==> flow/design.v <==
module nubus_sampling
   (
    input 		  nub_clkn,  
    input 		  nub_resetn,  
    input 		  nub_tm0n,  
    input 		  nub_tm1n,  
    input 		  nub_startn,  
    input 		  nub_rqstn,  
    input 		  nub_ackn,  
    input [31:0]  nub_adn,  
	output 		  tm0,
	output 		  tm1,
	output 		  start,
	output        rqst,
	output 		  ack,
	output [31:0] ad,
	output [3:0]  sel,
	output 		  block,
	output        busy
	);
   reg 			  reg_tm0n, reg_tm1n;
   reg 			  reg_startn;
   reg 			  reg_rqstn;
   reg 			  reg_ackn;
   reg [31:0] 	  reg_adn;
   reg 			  reg_busy;
   always @(negedge nub_clkn) begin: proc_sampling
	  if (~nub_resetn) begin
		 reg_tm0n <= 1;
		 reg_tm1n <= 1;
		 reg_startn <= 1;
		 reg_rqstn <= 1;
		 reg_ackn <= 1;
		 reg_adn <= 0;
		 reg_busy <= 0;
	  end else begin
		 reg_tm0n <= nub_tm0n;
		 reg_tm1n <= nub_tm1n;
		 reg_startn <= nub_startn;
		 reg_rqstn <= nub_rqstn;
		 reg_ackn <= nub_ackn;
		 reg_adn <= nub_adn;
		 reg_busy <= ~reg_busy & nub_ackn & ~nub_startn  
			   	   |  reg_busy & nub_ackn &  nub_resetn;  
	  end
   end
   assign tm0 = ~reg_tm0n;
   assign tm1 = ~reg_tm1n;
   assign start = ~reg_startn;
   assign rqst = ~reg_rqstn;
   assign ack = ~reg_ackn;
   assign ad = ~reg_adn;
   assign busy = reg_busy;
   assign sel[3] =   ~reg_tm1n & ~reg_adn[1] & ~reg_adn[0] & ~reg_tm0n  
                   | ~reg_tm1n & ~reg_adn[1] & ~reg_adn[0] &  reg_tm0n  
                   | ~reg_tm1n &  reg_adn[1] &  reg_adn[0] &  reg_tm0n  
                   ;
   assign sel[2] =   ~reg_tm1n & ~reg_adn[1] &  reg_adn[0] & ~reg_tm0n  
                   | ~reg_tm1n & ~reg_adn[1] & ~reg_adn[0] &  reg_tm0n  
                   | ~reg_tm1n &  reg_adn[1] &  reg_adn[0] &  reg_tm0n  
                   ;
   assign sel[1] =   ~reg_tm1n &  reg_adn[1] & ~reg_adn[0] & ~reg_tm0n  
                   | ~reg_tm1n &  reg_adn[1] & ~reg_adn[0] &  reg_tm0n  
                   | ~reg_tm1n &  reg_adn[1] &  reg_adn[0] &  reg_tm0n  
                   ;
   assign sel[0] =   ~reg_tm1n &  reg_adn[1] &  reg_adn[0] & ~reg_tm0n  
                   | ~reg_tm1n &  reg_adn[1] & ~reg_adn[0] &  reg_tm0n  
                   | ~reg_tm1n &  reg_adn[1] &  reg_adn[0] &  reg_tm0n  
                   ;
   assign block = ~reg_adn[1] & reg_adn[0] & reg_tm0n;  
endmodule
* Step by step through the tools: nubus_sampling
Tool output for the design above, in the order of the flow.
Lines are those of the file above, counted from 1.
Operators carry their Yosys type and port widths (W data, S select, Z words).
A cell with - has no value.
- Top module :: nubus_sampling
- Clock port :: nub_clkn
- Library :: sky130hd
- Library corner :: tt_025C_1v80

* Word-level counts
Source: Yosys, flattened and elaborated, memories not mapped. Widths are those after wreduce; folded enables and synchronous resets count as part of the registers. Registers that Yosys merges into a memory's read port (data or address) are not register bits. Print and check cells do not count. Equal cells are merged and count once.
- Flip-flop bits (word level) :: 38
- Bits in latches :: 0
- Memory bits (writable) :: 0
- Memory bits (read-only) :: 0
- Clocked read ports x word width :: 0
- Memory cells :: 0
- Output and inout port bits :: 43
- Cells after elaboration :: 45
- Add/sub/neg operators :: 0
- $mul :: 0
- Divide/modulo/power cells :: 0
- Order comparisons :: 0
- Eq/ne operators :: 0
- Shift-type cells :: 0
- Muxes and demuxes :: 0
- Bitwise logic cells :: 38
- Reductions and logical operators :: 0
** Operator list (number)
- $not A32 Y32 :: 1
- $and A1 B1 Y1 :: 19
- $or A1 B1 Y1 :: 9
- $not A1 Y1 :: 9

* Logic depth
Longest topological path by Yosys (ltp), each cell counted once; first at word level (registers and memories cut), then after technology mapping (sequential cells cut; the memories' decode and read muxes count).
- Depth after elaboration :: 6
- ABC_AREA :: 0
- Gate-level depth with buffers :: 4

* Netlist
The flow's flattened synthesis, as Yosys stat reports it; memories are mapped. The netlist is that of the ABC_AREA named above (0 if unset); the other value can give another one.
The area totals of this step are shown rounded.
** Cells by type (number)
- sky130_fd_sc_hd__dfxtp_1 :: 38
- sky130_fd_sc_hd__and2_1 :: 32
- sky130_fd_sc_hd__inv_1 :: 39
- sky130_fd_sc_hd__nand2b_1 :: 6
- sky130_fd_sc_hd__a21oi_1 :: 3
- sky130_fd_sc_hd__buf_4 :: 2
- sky130_fd_sc_hd__a211oi_2 :: 1
- sky130_fd_sc_hd__xnor2_1 :: 1
- sky130_fd_sc_hd__a211oi_1 :: 1
- sky130_fd_sc_hd__a21boi_1 :: 1
- sky130_fd_sc_hd__clkbuf_2 :: 1
- sky130_fd_sc_hd__nor3_1 :: 1
- sky130_fd_sc_hd__clkbuf_1 :: 1
- sky130_fd_sc_hd__nand2_1 :: 1
- Cell count :: 128
- Chip area (Yosys) :: 1230 sq um
- Sequential part of the area :: 761 sq um
- Flip-flop cells :: 38

Subject: nubus_sampling on sky130hd, stored results

Hello all,

Record of 2 stored runs of the RTL-to-layout flow on nubus_sampling, platform sky130hd. The runs are unordered. Constraints: input delay and output delay 20% of the set period each, output load 0.01 pF.

** Stored run 1
- Settings :: period_ns=2.27; CORE_UTILIZATION=71; PLACE_DENSITY_LB_ADDON=0.27; TNS_END_PERCENT=25; ABC_AREA=0; CTS_CLUSTER_DIAMETER=318; CAP_MARGIN=15; MIN_ROUTING_LAYER=met1; CORE_MARGIN=2; SLEW_MARGIN=20
- Outcome :: stopped before the end: placement reported FLW-0024

** Stored run 2
- Settings :: period_ns=2.07; CORE_UTILIZATION=65; SETUP_SLACK_MARGIN=0.35; PLACE_DENSITY_LB_ADDON=0.07; CORE_ASPECT_RATIO=0.94; CELL_PAD_IN_SITES_GLOBAL_PLACEMENT=2; CELL_PAD_IN_SITES_DETAIL_PLACEMENT=2; TNS_END_PERCENT=90; GPL_TIMING_DRIVEN=1; GPL_ROUTABILITY_DRIVEN=1; CAP_MARGIN=15; SLEW_MARGIN=20; MAX_ROUTING_LAYER=met5; CORE_MARGIN=2
- Outcome :: stopped before the end: placement reported FLW-0024

Thanks
